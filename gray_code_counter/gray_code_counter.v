==> flow/design.v <==
`default_nettype none
module gray_code_counter
#(
	parameter WIDTH = 8
)
(
	input wire rst_i,
	input wire clk_i,
	input wire ce_i,
	output reg [WIDTH-1:0] binary_o,
	output wire [WIDTH-1:0] gray_o
);
always @(posedge clk_i) begin
	if (rst_i) begin
		binary_o <= {WIDTH{1'b0}};
	end
	else if (ce_i) begin
		binary_o <= binary_o + 1'b1;
	end
end
assign gray_o = (binary_o >> 1) ^ binary_o;
endmodule
## Tool chain data of gray_code_counter

What the tools print for gray_code_counter, step after step.
Line numbers count from 1 in the design file above.
Operators carry their Yosys type and port widths (W data, S select, Z words).
Cell names lack the library's common part.
Not given: -

| set-up | value |
|---|---|
| top | gray_code_counter |
| clock input | clk_i |
| standard-cell library | sky130hd |
| corner | tt_025C_1v80 |

## Word level

Source: Yosys, flattened and elaborated, memories not mapped. Widths are those after wreduce; folded enables and synchronous resets count as part of the registers. Registers that Yosys merges into a memory's read port (data or address) are not register bits. Print and check cells do not count. Equal cells are merged and count once.

| storage and ports | value |
|---|---|
| input port bits | 3 |
| cells after elaboration | 3 |
| register bits | 8 |

| cells by class | value |
|---|---|
| bitwise operators | 1 |
| add/sub/neg operators | 1 |

Operator list:

| cell | count |
|---|---|
| $xor A7 B8 Y8 | 1 |
| $add A8 B1 Y8 const B | 1 |

## Logic depth

Longest topological path by Yosys (ltp), each cell counted once; first at word level (registers and memories cut), then after technology mapping (sequential cells cut; the memories' decode and read muxes count).

| depth | value |
|---|---|
| depth after elaboration | 1 |
| ABC_AREA | 0 |
| gate-level depth with buffers | 4 |
| gate-level depth less buffers | 4 |

## Mapped cells and area

Source: synth_stat.txt of the flow (Yosys; design flattened, memories mapped). It holds for the ABC_AREA given above (unset counts as 0); a run with the other value may have another netlist.

Cells by type:

| type | count | area in all (µm²) |
|---|---|---|
| dfxtp_1 | 8 | 160.154 |
| ha_1 | 6 | 75.072 |
| xor2_1 | 6 | 52.55 |
| nor2_1 | 7 | 26.275 |
| nand4_4 | 1 | 21.27 |
| buf_6 | 1 | 11.261 |
| mux2i_1 | 1 | 10.01 |
| nand3_1 | 2 | 10.01 |
| xnor2_1 | 1 | 8.758 |
| buf_4 | 1 | 7.507 |
| nand4_1 | 1 | 6.256 |
| or3_1 | 1 | 6.256 |
| a21oi_1 | 1 | 5.005 |
| o21ai_0 | 1 | 5.005 |
| clkbuf_1 | 1 | 3.754 |
| inv_1 | 1 | 3.754 |
| nand2_1 | 1 | 3.754 |

| mapped netlist | value |
|---|---|
| flip-flops | 8 |
| sequential part of the area | 160.2 µm² |
| cells in the netlist | 41 |
| cell area after synthesis | 416.6 µm² |
| buffer cells | 3 |

## Worst setup path after synthesis

Path of least setup slack by OpenSTA after synthesis, without wires, with an ideal clock, recovery checks aside; 20% of the period is set as input and as output delay. Where synthesis merged equal registers, the netlist keeps one of their names.

| timing after synthesis | value |
|---|---|
| path kind | flip-flop to flip-flop |
| from | register binary_o[2] |
| to | register binary_o[7] |
| driving pins on the path | 5 |
| arrival | 1.193 ns |
| clock period | 1.79 ns |
| slack | 0.527 ns |
| path delay | 1.263 ns |
| required time | 1.720 ns |
| synthesis period reached | 1.263 ns |

"path delay" is the arrival time less input delay plus setup time.
"driving pins on the path": output pins that drive a net of the path, with the launching flip-flop's if there is one; two outputs of one cell count as two.
"synthesis period reached" = period - worst setup slack (recovery checks aside). The figure is calculated, with input and output delays left at 20% of the set period.
The rows between start and end are the longest chain of elaborated cells between them; the timing report does not say that the signal goes this way. Where chains are equally long, one stands for them.
Each line given opens the expression or statement behind the cell; cells for indexed reads and writes are added by Yosys, which also makes memories of some case tables.

| between the ends, after synthesis | value |
|---|---|
| path through | dfxtp_1 ha_1 nand4_4 or3_1 a21oi_1 |
| cells in the longest elaborated chain | 1 |

RTL lines, path after synthesis:

| element | line | source |
|---|---|---|
| start: declaration | 10 | `output reg [WIDTH-1:0] binary_o,` |
| start: assignment | 15 | `binary_o <= {WIDTH{1'b0}};` |
| start: assignment | 18 | `binary_o <= binary_o + 1'b1;` |
| $add A8 B1 Y8 | 18 |  |
| end: assignment | 15 |  |
| end: assignment | 18 |  |
| end: declaration | 10 |  |

Appendix: runs

gray_code_counter through Yosys and OpenROAD on sky130hd: 2 stored runs, unordered, with their settings. The constraints put input and output delay at 20% of the set period each and load the outputs with 0.01 pF.

#### Flow run A

| setting | value |
|---|---|
| period_ns | `1.4` |
| CORE_UTILIZATION | `59` |
| SETUP_SLACK_MARGIN | `0.28` |
| CORE_ASPECT_RATIO | `0.63` |
| CELL_PAD_IN_SITES_GLOBAL_PLACEMENT | `3` |
| CELL_PAD_IN_SITES_DETAIL_PLACEMENT | `2` |
| TNS_END_PERCENT | `65` |
| GPL_ROUTABILITY_DRIVEN | `1` |
| CTS_CLUSTER_DIAMETER | `283` |
| CAP_MARGIN | `15` |
| SLEW_MARGIN | `25` |
| CORE_MARGIN | `2` |

Unfinished; error PDN-0185 in floorplanning.

#### Flow run B

| setting | value |
|---|---|
| period_ns | `2.45` |
| CORE_UTILIZATION | `57` |
| SETUP_SLACK_MARGIN | `0.15` |
| PLACE_DENSITY | `0.36` |
| HOLD_SLACK_MARGIN | `0.26` |
| GPL_ROUTABILITY_DRIVEN | `0` |
| CTS_CLUSTER_SIZE | `42` |
| CTS_CLUSTER_DIAMETER | `364` |
| CAP_MARGIN | `20` |
| CORE_MARGIN | `2` |
| SLEW_MARGIN | `20` |

Unfinished; error PDN-0185 in floorplanning.
