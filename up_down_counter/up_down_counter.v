==> flow/design.v <==
`default_nettype none
module up_down_counter
#(
	parameter WIDTH = 8,
	parameter INIT = 8'h00
)
(
	input wire rst_i,
	input wire clk_i,
	input wire ce_i,
	input wire up_i,
	output reg [WIDTH-1:0] count_o
);
generate
	if ($clog2(INIT) > WIDTH) begin
		INIT_TOO_LARGE dummy ();
	end
endgenerate
always @(posedge clk_i) begin
	if (rst_i) begin
		count_o <= INIT;
	end
	else if (ce_i) begin
		if (up_i) begin
			count_o <= count_o + 1'b1;
		end
		else begin
			count_o <= count_o - 1'b1;
		end
	end
end
endmodule
-- Tool chain data of up_down_counter
Tool output for the design above, in the order of the flow.
Line numbers count from 1 in the design file above.
Operators: Yosys type, input widths -> output width; for muxes data width and select width s.
Cell names lack the library's common part.
Not given: -
- top module: up_down_counter
- clock input: clk_i
- standard-cell library: sky130hd
- corner: tt_025C_1v80

-- After elaboration
Counts by Yosys on the flattened word-level netlist (proc, flatten, opt, wreduce; memories kept). Register bits leave out memories and registers merged into their read ports (data or address); mux counts leave out enables and synchronous resets folded into registers. Print and check cells are left out. Cells with the same type and inputs are merged into one.
- register bits: 8
- bits in latches: 0
- RAM bits at 0
- memory bits (read-only) at 0
- clocked read ports x word width at 0
- memories at 0
- input bits at 4
- output and inout bits at 8
- elaborated cells: 4
- add/subtract/negate cells: 2
- noted multiply operators: 0
- divide/modulo/power cells: 0
- $lt $le $gt $ge: 0
- eq/ne operators: 0
- shift operators: 0
- noted muxes and demuxes: 1
- bitwise logic cells at 0
- reductions and logical operators at 0
- operators with widths (kind ; count):
    $add 8x1->8 const B ; 1
    $sub 8x1->8 const B ; 1
    $mux 8 ; 1

-- Logic depth
Depth = most cells in a row (Yosys ltp): at word level without a register or memory, in the mapped netlist without a sequential cell, where the memories' decode and read muxes count.
- depth after elaboration: 2
- ABC_AREA: 1
- gate-level depth with buffers at 10
- noted mapped depth without buffers: 10

-- Synthesis result
The flow's flattened synthesis, as Yosys stat reports it; memories are mapped. The netlist is that of the ABC_AREA named above (0 if unset); the other value can give another one.
The area totals of this step are shown rounded.
- mapped cells: 91
- chip area (Yosys) at 0.000657 mm²
- area of sequential cells at 0.00016 mm²
- noted flip-flops: 8
- buffers at 1
- cell types (cell ; count ; total area (µm²)):
    dfxtp_1 ; 8 ; 160.154
    ha_1 ; 6 ; 75.072
    nand2_1 ; 20 ; 75.072
    inv_1 ; 14 ; 52.55
    nor2_1 ; 14 ; 52.55
    nand3_1 ; 8 ; 40.038
    nand3b_1 ; 3 ; 22.522
    fa_1 ; 1 ; 20.019
    nand3b_4 ; 1 ; 20.019
    or2_4 ; 2 ; 17.517
    a21oi_4 ; 1 ; 16.266
    xor2_2 ; 1 ; 16.266
    o211ai_1 ; 2 ; 15.014
    clkbuf_8 ; 1 ; 13.763
    nand2_4 ; 1 ; 11.261
    a21oi_1 ; 2 ; 10.01
    o21ai_0 ; 2 ; 10.01
    xnor2_1 ; 1 ; 8.758
Other cell types: 3; their cells: 3.

-- Worst setup path after synthesis
Source: OpenSTA report_checks on the synthesized netlist (no wires, ideal clock, input and output delay 20% of the period each), path of least setup slack; recovery checks are left aside. Register names are those of the netlist, which keeps one name where synthesis merged equal registers.
- kind: input-to-reg
- from: input up_i
- to: register count_o[7]
- clock period at 1.95 ns
- external input delay: 0.390 ns
- setup time at 0.109 ns
- time at the first pin at 0.390 ns
- arrival time: 1.420 ns
- required time: 1.841 ns
- noted slack: 0.422 ns
- path delay: 1.139 ns
- stages on the path at 9
- path buffers: 0
- period reached after synthesis at 1.528 ns
"path delay" = arrival - input delay + setup time.
"stages on the path" counts driving pins, that of a launching flip-flop among them; a cell with two outputs on the path counts twice.
"period reached after synthesis" is the clock period less the worst setup slack; recovery checks do not enter. This is arithmetic on one report: input and output delays are still those of the set period (20% each).
Between the ends stands the longest chain of elaborated cells between them, by number of cells; it is not shown to be the way that was timed. Of several equally long chains one is given.
A line is the first line of the expression or statement that the cell stems from. Yosys adds cells for indexed reads and writes and turns some case tables into memories.
At most two assigning lines are given for a register; there are more.
- cell sequence: inv_1 -> ha_1 -> or2_4 -> nand3_1 -> nand2_1 -> nand2_1 -> nand3_1 -> nand2_1 -> inv_1
- length of the longest elaborated chain at 1
- noted elaborated cells between the ends (all ways): 1
- source lines of those cells at 1
- classes of those cells: mux (1)
- ends and longest elaborated chain, after synthesis (item ; line ; RTL):
    from (decl) ; 11 ; input wire up_i,
    $mux 8 ; 24 ; if (up_i) begin
    to (assign) ; 25 ; count_o <= count_o + 1'b1;
    to (assign) ; 28 ; count_o <= count_o - 1'b1;
    to (decl) ; 12 ; output reg [WIDTH-1:0] count_o

-- Worst path after layout
Path of least setup slack in the final report of job 1 (OpenROAD, finished layout, wires in). Where an end is a register, its clock arrival counts in the times.
- kind: input-to-reg
- from: input up_i
- to: register count_o[7]
- clock period at 3.57 ns
- external input delay: 0.71 ns
- setup time at 0.10 ns
- time at the first pin at 0.71 ns
- arrival time: 2.47 ns
- required time: 3.73 ns
- noted slack: 1.25 ns
- stages on the path at 10
- path buffers: 1
Between the ends stands the longest chain of elaborated cells between them, by number of cells; it is not shown to be the way that was timed. Of several equally long chains one is given.
At most two assigning lines are given for a register; there are more.
- cell sequence: clkdlybuf4s50_1 -> inv_1 -> ha_1 -> or2_4 -> nand3_1 -> nand2_1 -> nand2_1 -> nand3_1 -> nand2_1 -> inv_1
- length of the longest elaborated chain at 1
- noted elaborated cells between the ends (all ways): 1
- source lines of those cells at 1
- classes of those cells: mux (1)
- ends and longest elaborated chain, after layout (item ; line ; RTL):
    from (decl) ; 11 ; input wire up_i,
    $mux 8 ; 24 ; if (up_i) begin
    to (assign) ; 25 ; count_o <= count_o + 1'b1;
    to (assign) ; 28 ; count_o <= count_o - 1'b1;
    to (decl) ; 12 ; output reg [WIDTH-1:0] count_o

FLOW RESULTS
============

Flow measurements of up_down_counter on sky130hd: 2 stored runs with different settings, listed in no order. Input and output delays are each 20% of the period that was set; the output load is 0.01 pF.
"reached clock period": clock period set for the run, less the worst setup slack. It is reckoned from that one timing run; input and output delays stay at 20% of the period that was set.
"time used up by the worst setup path" means the part of the period allowed to the worst setup path (the constraints hold back 20% at inputs and 20% at outputs) less its slack; where the path has registers, the arrival times of their clocks count too.
"power consumption": no workload was simulated; the value follows from the tool's default switching activity.
The results are shown rounded.

Job 1
Settings were period_ns = 3.57; CORE_UTILIZATION = 22; SETUP_SLACK_MARGIN = -0.09; PLACE_DENSITY = 0.49; CELL_PAD_IN_SITES_GLOBAL_PLACEMENT = 3; ABC_AREA = 1; GPL_TIMING_DRIVEN = 1; CTS_CLUSTER_SIZE = 49; SLEW_MARGIN = 5; CAP_MARGIN = 20; CORE_MARGIN = 2
- chip area after synthesis (Yosys) at 0.000657 mm²
- total die area: 0.00344 mm²
- noted the standard-cell area of the final layout: 0.000815 mm²
- noted the final design utilization: 29.0%
- worst setup slack after layout: 1.25 ns
- total negative slack on setup checks: 0.000 ns
- noted the final worst hold slack: 0.520 ns
- noted the power consumption: 310 µW
- noted the reached clock period: 2.316 ns
- time used up by the worst setup path at 1.60 ns
- worst path kind: input-to-reg

Job 2
Settings were period_ns = 1.15; CAP_MARGIN = 20; CORE_MARGIN = 2; CORE_UTILIZATION = 40; SLEW_MARGIN = 20
- chip area after synthesis (Yosys) at 0.000571 mm²
- total die area: 0.00174 mm²
- noted the standard-cell area of the final layout: 0.00103 mm²
- noted the final design utilization: 78.1%
- worst setup slack after layout: -0.457 ns
- total negative slack on setup checks: -2.41 ns
- noted the final worst hold slack: 0.390 ns
- noted the power consumption: 1330 µW
- noted the reached clock period: 1.607 ns
- time used up by the worst setup path at 1.61 ns
- worst path kind: reg-to-reg
